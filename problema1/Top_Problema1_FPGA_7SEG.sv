==> flow/design.v <==
module Problema1 #(
    parameter int WIDTH = 4,
    parameter bit SIGNED_OVF = 1
)(
    input  logic [WIDTH-1:0] A,
    input  logic [WIDTH-1:0] B,
    input  logic [3:0]       opcode,    
    output logic [WIDTH-1:0] result,
    output logic             N, Z, C, V
);
    logic [WIDTH-1:0] addResult;
    logic             addCout;
    suma_parametrizable #(.N(WIDTH)) u_add (
        .A    (A),
        .B    (B),
        .CIN  (1'b0),
        .suma (addResult),
        .cout (addCout)
    );
    logic [WIDTH-1:0] subResult;
    logic             subBorrow;
    restador_parametrizable #(.N(WIDTH)) u_sub (
        .A          (A),
        .B          (B),
        .BORROW_IN  (1'b0),
        .DIFF       (subResult),
        .BORROW_OUT (subBorrow)
    );
    logic [2*WIDTH-1:0] prod_full;
    multiplier #(.N(WIDTH)) u_mul (
        .a (A),
        .b (B),
        .product (prod_full)
    );
    logic [WIDTH-1:0] Q_div, Q_mod;
    logic             div0;
    always_comb begin
        if (B == '0) begin
            Q_div = '0;
            Q_mod = '0;
            div0  = 1'b1;
        end else begin
            Q_div = A / B;    
            Q_mod = A % B;    
            div0  = 1'b0;
        end
    end
    logic [WIDTH-1:0] Q_and, Q_or, Q_xor;
    assign Q_and = A & B;
    assign Q_or  = A | B;
    assign Q_xor = A ^ B;
    logic [WIDTH-1:0] Q_shl, Q_shr;
    assign Q_shl = A << 1;
    assign Q_shr = A >> 1;
	always_comb begin
		 unique case (opcode)
			  4'b0000: result = addResult;              
			  4'b0001: result = subResult;              
			  4'b0010: result = prod_full[WIDTH-1:0];   
			  4'b0011: result = Q_div;                  
			  4'b0100: result = Q_and;                  
			  4'b0101: result = Q_or;                   
			  4'b0110: result = Q_xor;                  
			  4'b0111: result = Q_mod;                  
			  4'b1000: result = Q_shl;                  
			  4'b1001: result = Q_shr;                  
			  default: result = '0;
		 endcase
	end
    assign Z = (result == '0);
    assign N = result[WIDTH-1];
	always_comb begin
		 C = 1'b0;
		 unique case (opcode)
			  4'b0000: C = addCout;                      
			  4'b0001: C = ~subBorrow;                   
			  4'b0010: C = |prod_full[2*WIDTH-1:WIDTH];  
			  4'b1000: C = A[WIDTH-1];                   
			  4'b1001: C = A[0];                         
			  default: C = 1'b0;
		 endcase
	end
	localparam int MSB = WIDTH-1;
	wire V_add_signed = (A[MSB] == B[MSB]) && (addResult[MSB] != A[MSB]);
	wire V_sub_signed = (A[MSB] != B[MSB]) && (subResult[MSB] != A[MSB]);
	wire upper_all_zero = ~|prod_full[2*WIDTH-1:WIDTH];
	wire upper_all_ones =  &prod_full[2*WIDTH-1:WIDTH];
	wire prod_sign      =  prod_full[2*WIDTH-1];
	wire V_mul_signed   = !( (prod_sign && upper_all_ones) || (!prod_sign && upper_all_zero) );
	wire V_mul_unsigned = !upper_all_zero;
	always_comb begin
		 V = 1'b0;
		 unique case (opcode)
			  4'b0000: V = SIGNED_OVF ? V_add_signed   : C;             
			  4'b0001: V = SIGNED_OVF ? V_sub_signed   : ~subBorrow;    
			  4'b0010: V = SIGNED_OVF ? V_mul_signed   : V_mul_unsigned;  
			  4'b0011: V = div0;                                        
			  default: V = 1'b0;
		 endcase
	end
endmodule
module Top_Problema1_FPGA_7SEG #(
    parameter int WIDTH = 4
)(
    input  logic        CLOCK_50,         
    input  logic [9:0]  SW,               
    input  logic [3:0]  KEY,              
    output logic [9:0]  LEDR,             
    output logic [6:0]  HEX0, HEX1, HEX2, HEX3, HEX4, HEX5  
);
    logic [WIDTH-1:0] A_reg, B_reg;
    logic [3:0]       opcode_reg;
    logic key0_sync, key0_sync_d;
    always_ff @(posedge CLOCK_50 or negedge KEY[1]) begin
        if (!KEY[1]) begin
            key0_sync   <= 1'b1;
            key0_sync_d <= 1'b1;
        end else begin
            key0_sync_d <= key0_sync;
            key0_sync   <= KEY[0];
        end
    end
    wire load_pulse = (key0_sync_d == 1'b1) && (key0_sync == 1'b0);
    logic k2_q, k2_d, k3_q, k3_d;
    always_ff @(posedge CLOCK_50 or negedge KEY[1]) begin
        if (!KEY[1]) begin
            k2_q <= 1'b1; k2_d <= 1'b1;
            k3_q <= 1'b1; k3_d <= 1'b1;
        end else begin
            k2_d <= k2_q; k2_q <= KEY[2];
            k3_d <= k3_q; k3_q <= KEY[3];
        end
    end
    wire k2_fall = (k2_d == 1'b1) && (k2_q == 1'b0);  
    wire k3_fall = (k3_d == 1'b1) && (k3_q == 1'b0);  
	localparam int OPC_MIN = 4'h0;
	localparam int OPC_MAX = 4'h9;
    always_ff @(posedge CLOCK_50 or negedge KEY[1]) begin
        if (!KEY[1]) begin
            opcode_reg <= 4'h0;  
        end else begin
            if (k2_fall) begin
                opcode_reg <= (opcode_reg == OPC_MAX) ? OPC_MIN : (opcode_reg + 4'd1);
            end else if (k3_fall) begin
                opcode_reg <= (opcode_reg == OPC_MIN) ? OPC_MAX : (opcode_reg - 4'd1);
            end
        end
    end
    always_ff @(posedge CLOCK_50 or negedge KEY[1]) begin
        if (!KEY[1]) begin
            A_reg <= '0;
            B_reg <= '0;
        end else if (load_pulse) begin
            A_reg <= SW[4:1];    
            B_reg <= SW[8:5];    
        end
    end
    logic [WIDTH-1:0] result_w;
    logic N_w, Z_w, C_w, V_w;
    Problema1 #(.WIDTH(WIDTH)) dut (
        .A      (A_reg),
        .B      (B_reg),
        .opcode (opcode_reg),
        .result (result_w),
        .N      (N_w),
        .Z      (Z_w),
        .C      (C_w),
        .V      (V_w)
    );
    logic [WIDTH-1:0] result_r;
    logic N_r, Z_r, C_r, V_r;
    always_ff @(posedge CLOCK_50 or negedge KEY[1]) begin
        if (!KEY[1]) begin
            result_r <= '0;
            N_r <= 1'b0; Z_r <= 1'b0; C_r <= 1'b0; V_r <= 1'b0;
        end else begin
            result_r <= result_w;
            N_r <= N_w; Z_r <= Z_w; C_r <= C_w; V_r <= V_w;
        end
    end
    function automatic logic [6:0] hex7seg_active_low(input logic [3:0] x);
        case (x)
            4'h0: hex7seg_active_low = 7'b1000000;
            4'h1: hex7seg_active_low = 7'b1111001;
            4'h2: hex7seg_active_low = 7'b0100100;
            4'h3: hex7seg_active_low = 7'b0110000;
            4'h4: hex7seg_active_low = 7'b0011001;
            4'h5: hex7seg_active_low = 7'b0010010;
            4'h6: hex7seg_active_low = 7'b0000010;
            4'h7: hex7seg_active_low = 7'b1111000;
            4'h8: hex7seg_active_low = 7'b0000000;
            4'h9: hex7seg_active_low = 7'b0010000;
            4'hA: hex7seg_active_low = 7'b0001000;  
            4'hB: hex7seg_active_low = 7'b0000011;  
            4'hC: hex7seg_active_low = 7'b1000110;  
            4'hD: hex7seg_active_low = 7'b0100001;  
            4'hE: hex7seg_active_low = 7'b0000110;  
            4'hF: hex7seg_active_low = 7'b0001110;  
            default: hex7seg_active_low = 7'b1111111;  
        endcase
    endfunction
    localparam logic [6:0] HEX_OFF = 7'b1111111;
    always_comb begin
        HEX0 = hex7seg_active_low(result_r[3:0]);
        HEX1 = HEX_OFF;
        HEX2 = hex7seg_active_low(B_reg[3:0]);
        HEX3 = hex7seg_active_low(A_reg[3:0]);
        HEX4 = hex7seg_active_low(opcode_reg[3:0]);
        HEX5 = HEX_OFF;
    end
    always_comb begin
        LEDR        = '0;
        LEDR[3:0]   = result_r;
        LEDR[9]     = N_r;
        LEDR[8]     = Z_r;
        LEDR[7]     = C_r;
        LEDR[6]     = V_r;
    end
endmodule
module restador_parametrizable #(parameter int N = 4)(
    input  logic [N-1:0] A,
    input  logic [N-1:0] B,
    input  logic BORROW_IN,
    output logic [N-1:0] DIFF,
    output logic BORROW_OUT
);
    logic [N-1:0] B_comp;  
    assign B_comp = B ^ {N{1'b1}};  
    logic carry_internal;
    suma_parametrizable #(N) U1 (
        .A(A),
        .B(B_comp),
        .CIN(~BORROW_IN),  
        .suma(DIFF),
        .cout(carry_internal)
    );
    assign BORROW_OUT = ~carry_internal;
endmodule
module multiplier #(
    parameter int N = 4
)(
    input  logic [N-1:0]     a,
    input  logic [N-1:0]     b,
    output logic [2*N-1:0]   product
);
    logic [2*N-1:0] stage   [0:N];
    logic [2*N-1:0] partial [0:N-1];
    assign stage[0] = '0;
    genvar i;
    generate
        for (i = 0; i < N; i++) begin : gen_pp
            assign partial[i] = b[i] ? ({{N{1'b0}}, a} << i) : '0;
            logic cout_unused;
            suma_parametrizable #(.N(2*N)) add_i (
                .A    (stage[i]),
                .B    (partial[i]),
                .CIN  (1'b0),
                .suma (stage[i+1]),
                .cout (cout_unused)
            );
        end
    endgenerate
    assign product = stage[N];
endmodule
module suma_parametrizable #(
    parameter int N = 4
)(
    input  logic [N-1:0] A,
    input  logic [N-1:0] B,
    input  logic         CIN,
    output logic [N-1:0] suma,
    output logic         cout
);
    logic [N-1:0] carry;  
    genvar i;
    generate
        for (i = 0; i < N; i++) begin : sum_loop
            if (i == 0) begin
                suma_posicion fa (
                    .A     (A[i]),
                    .B     (B[i]),
                    .Carry (CIN),
                    .suma  (suma[i]),
                    .Cout  (carry[i])
                );
            end else begin
                suma_posicion fa (
                    .A     (A[i]),
                    .B     (B[i]),
                    .Carry (carry[i-1]),
                    .suma  (suma[i]),
                    .Cout  (carry[i])
                );
            end
        end
    endgenerate
    assign cout = carry[N-1];
endmodule
module suma_posicion (
    input  logic A,
    input  logic B,
    input  logic Carry,
    output logic suma,
    output logic Cout
);
    assign suma = A ^ B ^ Carry;
    assign Cout = (A & B) | (A & Carry) | (B & Carry);
endmodule
# --- Reports on Top_Problema1_FPGA_7SEG ---
# What the tools print for Top_Problema1_FPGA_7SEG, step after step.
# Lines are those of the file above, counted from 1.
# Operators: Yosys type, input widths -> output width; for muxes data width and select width s.
# Library cell names are shortened.
inputs:
  design: "Top_Problema1_FPGA_7SEG"
  clock: "CLOCK_50"
  lib: "sky130hd"
  lib_corner: "tt_025C_1v80"

# --- After elaboration ---
# Source: Yosys, flattened and elaborated. Widths are those after wreduce. Registers that Yosys merges into a memory's read port (data or address) are not register bits. Print and check cells do not count.
# Memory sizes are those after Yosys's memory passes, which may raise the word count (mostly to a power of two), join words into wider ones and drop unused or constant bits.
word_totals:
  regBits: 26
  out_inout_bits: 52
  n_memories: 4
  rom_bits: 448
op_classes:
  reduce_and_logical: 17
  addsub: 2
  equal: 13
  bitwise: 194
  div: 2
  mux: 14
memory_table:
  columns: ["name", "words", "word_bits", "rd", "write_ports", "line", "text"]
  rows:
  - ["(name not given)", 16, 7, 1, 0, 182, "case (x)"]
  - ["(name not given)", 16, 7, 1, 0, 182, null]
  - ["(name not given)", 16, 7, 1, 0, 182, null]
  - ["(name not given)", 16, 7, 1, 0, 182, null]
ops:
  columns: ["cell", "n"]
  rows:
  - ["$and 1x1->1", 67]
  - ["$xor 1x1->1", 52]
  - ["$or 1x1->1", 50]
  - ["$pmux 4 s10", 1]
  - ["$mux 4", 7]
  - ["$eq 4x3->1 const B", 4]
  - ["$div 4x4->4", 1]
  - ["$mod 4x4->4", 1]
  - ["$logic_not 4->1", 3]
  - ["$eq 4x2->1 const B", 2]
  - ["$eq 4x4->1 const B", 2]
  - ["$and 1x1->1 const A", 7]
  - ["$logic_and 1x1->1", 7]
  - ["$mux 7", 1]
  - ["$mux 6", 1]
  - ["$pmux 1 s5", 1]
  - ["$mux 5", 1]
  - ["$not 1->1", 4]
  - ["$add 4x1->4 const B", 1]
  - ["$sub 4x1->4 const B", 1]
  - ["$eq 4x1->1 const B", 1]
  - ["$and 4x4->4", 1]
  - ["$or 4x4->4", 1]
  - ["$xor 4x4->4", 1]
  - ["$not 4->4", 1]
  - ["$reduce_and 4->1", 1]
  - ["$reduce_or 4->1", 1]
  - ["$pmux 1 s4", 1]
# Not listed: further kinds 11, cells in them 20.

# --- Logic depth ---
# Yosys ltp: most cells in a row. Word level: on the elaborated netlist, between registers, memories and ports. Mapped: between sequential cells and ports; inverters and the memories' decode and read muxes count.
depth:
  word_depth: 31
  ABC_AREA: 0
  depth_mapped: 21
  depth_no_buf: 21

# --- Mapped cells and area ---
# Source: synth_stat.txt of the flow (Yosys; design flattened, memories mapped). It holds for the ABC_AREA given above (unset counts as 0); a run with the other value may have another netlist.
# Totals and module areas in this step are rounded.
types:
  columns: ["cell", "n"]
  rows:
  - ["ha_1", 49]
  - ["dfrtp_1", 19]
  - ["fa_1", 15]
  - ["o21ai_0", 35]
  - ["buf_4", 21]
  - ["dfstp_2", 6]
  - ["nand2_1", 40]
  - ["inv_1", 35]
  - ["nor2_1", 32]
  - ["mux2i_1", 11]
  - ["a21oi_1", 15]
  - ["mux4_2", 3]
  - ["a22o_1", 6]
  - ["mux2_2", 4]
  - ["nand3_1", 9]
  - ["clkbuf_1", 11]
  - ["a31oi_1", 6]
  - ["nand2b_1", 6]
# Other cell types: 54; their cells: 88.
synth_totals:
  cell_count: 411
  sequential_area_um2: 633
  ffs: 25
  synth_area_um2: 3490
# The figures by module come from a second, unflattened synthesis with its own total; it is not the netlist above.
unflattened:
  hier_cells: 448
  hier_area_um2: 4250
# Each row is one instance without its submodules.
modules:
  columns: ["mod", "mod_area_um2", "seq_area_um2", "n_inst", "cells"]
  rows:
  - ["Top_Problema1_FPGA_7SEG", 2100, 658, 1, 220]
  - ["Problema1 #(WIDTH=4)", 1220, 0.0, 1, 165]
  - ["suma_posicion", 20.0, 0.0, 40, 1]
  - ["multiplier #(N=4)", 104, 0.0, 1, 17]
  - ["restador_parametrizable #(N=4)", 22.5, 0.0, 1, 6]
  - ["suma_parametrizable #(N=4)", 0.0, 0.0, 2, 0]
  - ["suma_parametrizable #(N=8)", 0.0, 0.0, 4, 0]

# --- Timing after synthesis ---
# Path of least setup slack by OpenSTA after synthesis, without wires, with an ideal clock, recovery checks aside; 20% of the period is set as input and as output delay. Where synthesis merged equal registers, the netlist keeps one of their names.
synth_timing:
  path_type: "register to register"
  startpoint: "register B_reg[0]"
  endpoint: "register Z_r"
  tclk_ps: 6380
  setup_slack_ps: 1402
  setup_ps: 96
  required_time_ps: 6284
  path_stages: 22
  path_delay_ps: 4978
  arrival_time_ps: 4882
  n_path_buf: 0
  period_less_setup_slack_ps: 4978
# "path_delay_ps" = arrival - input delay + setup time.
# "path_stages" counts driving pins, that of a launching flip-flop among them; a cell with two outputs on the path counts twice.
# "period_less_setup_slack_ps" is the clock period less the worst setup slack; recovery checks do not enter. This is arithmetic on one report: input and output delays are still those of the set period (20% each).
synth_via:
  path_cell_list: "dfrtp_1 -> inv_1 -> ha_1 -> or4b_1 -> a22oi_1 -> ha_1 -> o21a_1 -> o21ai_2 -> mux2_4 -> inv_1 -> ha_1 -> o21a_1 -> or4b_4 -> a21oi_2 -> a31oi_1 -> ha_1 -> o21ai_1 -> a31oi_1 -> nor2_4 -> o211ai_1 -> a2111o_1 -> nor4_2"
  cone_cells: 95
  lines_between: 11
  cone_classes: "div: 2; mux: 4; logic: 87; reduce/logical: 2"
synth_rtl:
  columns: ["element", "line", "text"]
  rows:
  - ["start: declaration", 111, "logic [WIDTH-1:0] A_reg, B_reg;"]
  - ["start: assignment", 152, "B_reg <= '0;"]
  - ["start: assignment", 155, "B_reg <= SW[8:5];"]
  - ["end: assignment", 175, "N_r <= 1'b0; Z_r <= 1'b0; C_r <= 1'b0; V_r <= 1'b0;"]
  - ["end: assignment", 178, "N_r <= N_w; Z_r <= Z_w; C_r <= C_w; V_r <= V_w;"]
  - ["end: declaration", 171, "logic N_r, Z_r, C_r, V_r;"]
# No chain of elaborated cells between the ends is given.

# --- Worst path after layout ---
# From the final timing report of run A: the path of least setup slack in the routed layout; clock arrival at registers is part of the times.
# The report prints the path's times to 10 ps; the period is as set.
layout_timing:
  path_type: "register to register"
  startpoint: "register B_reg[0]"
  endpoint: "register Z_r"
  tclk_ps: 7840
  required_time_ps: 8030
  path_stages: 22
  setup_ps: 80
  setup_slack_ps: 2070
  n_path_buf: 0
  arrival_time_ps: 5960
layout_via:
  path_cell_list: "dfrtp_1 -> inv_1 -> ha_1 -> or4b_1 -> a22oi_1 -> ha_1 -> o21a_1 -> o21ai_2 -> mux2_4 -> inv_1 -> ha_1 -> o21a_1 -> or4b_4 -> a21oi_2 -> a31oi_1 -> ha_1 -> o21ai_1 -> a31oi_1 -> nor2_4 -> o211ai_1 -> a2111o_1 -> nor4_2"
  cone_cells: 95
  lines_between: 11
  cone_classes: "div: 2; mux: 4; logic: 87; reduce/logical: 2"
layout_rtl:
  columns: ["element", "line", "text"]
  rows:
  - ["start: declaration", 111, "logic [WIDTH-1:0] A_reg, B_reg;"]
  - ["start: assignment", 152, "B_reg <= '0;"]
  - ["start: assignment", 155, "B_reg <= SW[8:5];"]
  - ["end: assignment", 175, "N_r <= 1'b0; Z_r <= 1'b0; C_r <= 1'b0; V_r <= 1'b0;"]
  - ["end: assignment", 178, "N_r <= N_w; Z_r <= Z_w; C_r <= C_w; V_r <= V_w;"]
  - ["end: declaration", 171, "logic N_r, Z_r, C_r, V_r;"]
# No chain of elaborated cells between the ends is given.

# Stored flow runs of Top_Problema1_FPGA_7SEG (2 of them; Yosys, OpenROAD, sky130hd). They differ in their settings and are not a sequence. Constraints: input delay and output delay 20% of the set period each, output load 0.01 pF.
# "period_reached_ps": clock period set for the run, less the worst setup slack. It is reckoned from that one timing run; input and output delays stay at 20% of the period that was set.
# "worst_path_ps": the worst setup path's part of the clock period (all of it between registers, 20% less for each end at a port) less its slack. A launch clock that arrives late makes it longer, a capture clock that arrives late makes it shorter.
# "totalPower_uw": no workload was simulated; the value follows from the tool's default switching activity.
# "worst_path_ps" is given in steps of 10 ps.
# Measured values are rounded.
runs:
  - name: "run A"
    settings:
      period_ns: 7.84
      CAP_MARGIN: 20
      CORE_MARGIN: 2
      CORE_UTILIZATION: 40
      SLEW_MARGIN: 20
    results:
      post_synth_area_um2: 3490
      design.die.area_um2: 9490
      finish.stdcell_area_um2: 3980
      finish.utilization_pct: 46.3
      final_setup_ws_ps: 2070
      final_setup_tns_ps: 0
      ws_hold_ps: 369
      totalPower_uw: 1190
      period_reached_ps: 5772
      worst_path_ps: 5770
      path_kind: "register to register"
  - name: "run B"
    settings:
      period_ns: 4.66
      CORE_UTILIZATION: 39
      SETUP_SLACK_MARGIN: 1.13
      PLACE_DENSITY_LB_ADDON: 0.05
      CORE_MARGIN: 4
      CELL_PAD_IN_SITES_DETAIL_PLACEMENT: 1
      TNS_END_PERCENT: 45
      ABC_AREA: 0
      CTS_CLUSTER_DIAMETER: 149
      CAP_MARGIN: 20
      SLEW_MARGIN: 5
      MIN_ROUTING_LAYER: "met1"
      MAX_ROUTING_LAYER: "met5"
    results:
      post_synth_area_um2: 3490
      design.die.area_um2: 10500
      finish.stdcell_area_um2: 4490
      finish.utilization_pct: 51.5
      final_setup_ws_ps: 47
      final_setup_tns_ps: 0
      ws_hold_ps: 372
      totalPower_uw: 2340
      period_reached_ps: 4613
      worst_path_ps: 4610
      path_kind: "register to register"
